==> flow/design.v <==
`timescale 1ns / 1ps
module RegisterFile(
input[2:0] RS,
input[2:0] RT,
input[2:0] RD,
input[15:0] WriteData,
output[15:0] ReadRS,
output[15:0] ReadRT,
input RegWrite,
input Clock);
reg[7:0] Registers[15:0];
always @ (posedge Clock)
begin
if(RegWrite)  Registers[RD] <= WriteData;
end
assign ReadRS = Registers[RS];
assign ReadRT = Registers[RT];
endmodule
# Step by step through the tools: RegisterFile
# Tool output for the design above, in the order of the flow.
# Lines are those of the file above, counted from 1.
# Operators: Yosys type, input widths -> output width; for muxes data width and select width s.
# Cell names lack the library's common part.
# The mark - stands for no value.
[setup] top="RegisterFile" clk_port="Clock" cell_library="sky130hd" pvt_corner="tt_025C_1v80"

# Word-level counts
# Yosys after proc, flatten, opt, wreduce and memory -nomap, before mapping. Enables and synchronous resets that opt folds into registers are not counted as muxes. Memory bits, and registers merged into a memory's read port (data or address), are not among the register bits. Print and check cells are not counted. Equal cells are merged and count once.
# Memory sizes are those after Yosys's memory passes, which may raise the word count (mostly to a power of two), join words into wider ones and drop unused or constant bits.
[classes] add_sub_neg=0 mul=0 div=0 compare=0 eq_ne=0 shifts=0 n_mux=3 logic=0 n_reduce_logical=0
[ops] cell="$mux 8" n=1
[ops] cell="$mux 4" n=1
[ops] cell="$mux 1" n=1
[word_totals] regBits=0 latchBits=0 mem_bits_rw=128 romBits=0 clocked_rd_ports_x_width=0 mem_count=1 input_bits=27 output_inout_bits=32 elab_cells=4
[mem_list] name="Registers" size=16 word_bits=8 rd=2 write_ports=1 line_no=11 text="reg[7:0] Registers[15:0];"

# Depth
# Yosys ltp: most cells in a row. Word level: on the elaborated netlist, between registers, memories and ports. Mapped: between sequential cells and ports; inverters and the memories' decode and read muxes count.
[depth] depth_word=1 ABC_AREA=0 mapped_depth=4

# Netlist
# The flow's flattened synthesis, as Yosys stat reports it; memories are mapped. The netlist is that of the ABC_AREA named above (0 if unset); the other value can give another one.
# The area totals of this step are shown rounded.
[types] type="edfxtp_1" n=64
[types] type="mux4_1" n=29
[types] type="mux2_2" n=16
[types] type="buf_4" n=16
[types] type="mux4_2" n=3
[types] type="buf_12" n=2
[types] type="buf_6" n=2
[types] type="nor2_1" n=6
[types] type="nand2b_1" n=3
[types] type="buf_2" n=2
[types] type="nor3_1" n=2
[types] type="buf_1" n=2
[types] type="clkbuf_1" n=2
[types] type="nand2_1" n=2
[types] type="conb_1" n=1
[mapped] mapped_cells=152 yosys_area_mm2=0.0032 sequential_area_mm2=0.00192 ffs=64 buffers=26

# Timing after synthesis
# OpenSTA on the mapped netlist: ideal clock, no wires. The path of least setup slack (recovery checks aside). Input and output delay are each 20% of the period. Register names are those of the netlist, which keeps one name where synthesis merged equal registers.
[synth_timing] path_type="input port to output port" start="input port RS[0]" end="output port ReadRS[0]" period_ps=1710 input_delay_ps=342 out_delay_ps=342 launch_ps=342 arrival_ps=1407 required_ps=1368 slack_ps=-39 delay_ps=1065 stages=4 period_less_setup_slack_ps=1749
# "delay_ps" is the arrival time less input delay plus setup time.
# A path that ends at an output port has no setup time.
# "stages" counts driving pins, that of a launching flip-flop among them; a cell with two outputs on the path counts twice.
# "period_less_setup_slack_ps" is the clock period less the worst setup slack; recovery checks do not enter. This is arithmetic on one report: input and output delays are still those of the set period (20% each).
# The rows between start and end are the longest chain of elaborated cells between them; the timing report does not say that the signal goes this way. Where chains are equally long, one stands for them.
# Each line given opens the expression or statement behind the cell; cells for indexed reads and writes are added by Yosys, which also makes memories of some case tables.
# The chain passes a memory read, where the word-level depth is cut; so it can be longer than that depth.
[synth_between] cell_sequence="buf_6 buf_12 mux4_1 mux2_2" elab_chain_len=1 cells_between=1 lines_between=1 classes_between="memory: 1"
[synth_lines] item="start: declaration" line_no=3 text="input[2:0] RS,"
[synth_lines] item="$mem_v2 16x8" line_no=11 text="reg[7:0] Registers[15:0];"
[synth_lines] item="end: declaration" line_no=7 text="output[15:0] ReadRS,"

# Worst path after layout
# Path of least setup slack in the final report of entry A (OpenROAD, finished layout, wires in). Where an end is a register, its clock arrival counts in the times.
# The report prints the path's times to 10 ps; the period is as set.
[layout_timing] path_type="input port to output port" start="input port RS[0]" end="output port ReadRS[0]" period_ps=2450 input_delay_ps=490 out_delay_ps=490 launch_ps=490 arrival_ps=1920 required_ps=1960 slack_ps=40 stages=5
# The rows between start and end are the longest chain of elaborated cells between them; the timing report does not say that the signal goes this way. Where chains are equally long, one stands for them.
# The chain passes a memory read, where the word-level depth is cut; so it can be longer than that depth.
[layout_between] cell_sequence="clkbuf_4 buf_12 mux4_1 mux2_2 dlygate4sd2_1" elab_chain_len=1 cells_between=1 lines_between=1 classes_between="memory: 1"
[layout_lines] item="start: declaration" line_no=3 text="input[2:0] RS,"
[layout_lines] item="$mem_v2 16x8" line_no=11 text="reg[7:0] Registers[15:0];"
[layout_lines] item="end: declaration" line_no=7 text="output[15:0] ReadRS,"

Data sheet: physical implementation of RegisterFile

Below are 2 stored runs of the flow (Yosys, OpenROAD; platform sky130hd) on RegisterFile, each with its settings and what was measured, unordered. Constraints: input delay and output delay 20% of the set period each, output load 0.01 pF.
"achieved clock period" means the clock period less the worst setup slack. The figure is calculated, with input and output delays left at 20% of the set period.
"worst setup path time" means the part of the period allowed to the worst setup path (the constraints hold back 20% at inputs and 20% at outputs) less its slack; where the path has registers, the arrival times of their clocks count too.
By "power" is meant OpenSTA's value without simulated activity: inputs other than the clock are taken to toggle once in ten clock periods, and the tool carries that through the logic.
"worst setup path time" is given in steps of 10 ps.
Measured values are rounded.
[entry A] settings: period_ns=2.45, CORE_UTILIZATION=48, PLACE_DENSITY=0.75, CORE_ASPECT_RATIO=0.79, CELL_PAD_IN_SITES_GLOBAL_PLACEMENT=2, TNS_END_PERCENT=85, CTS_CLUSTER_SIZE=35, CTS_CLUSTER_DIAMETER=348, CAP_MARGIN=0, SLEW_MARGIN=35, CORE_MARGIN=2
[entry A] result: chip area after synthesis (Yosys) 0.0032 mm², die area 0.00734 mm², standard-cell area of the final layout 0.0039 mm², utilization 60.3 %, worst setup slack after layout 36 ps, total negative slack 0 ps, worst hold slack 890 ps, power 2280 uW, achieved clock period 2414 ps, worst setup path time 1430 ps, worst setup path kind input port to output port
[entry B] settings: period_ns=3.09, CORE_UTILIZATION=68, PLACE_DENSITY_LB_ADDON=0.15, CORE_ASPECT_RATIO=0.82, TNS_END_PERCENT=20, CAP_MARGIN=40, SLEW_MARGIN=35, MIN_ROUTING_LAYER=met1, CORE_MARGIN=2
[entry B] result: chip area after synthesis (Yosys) 0.0032 mm², die area 0.00528 mm², standard-cell area of the final layout 0.00388 mm², utilization 86.0 %, worst setup slack after layout 48 ps, total negative slack 0 ps, worst hold slack 1020 ps, power 1980 uW, achieved clock period 3042 ps, worst setup path time 1810 ps, worst setup path kind input port to output port
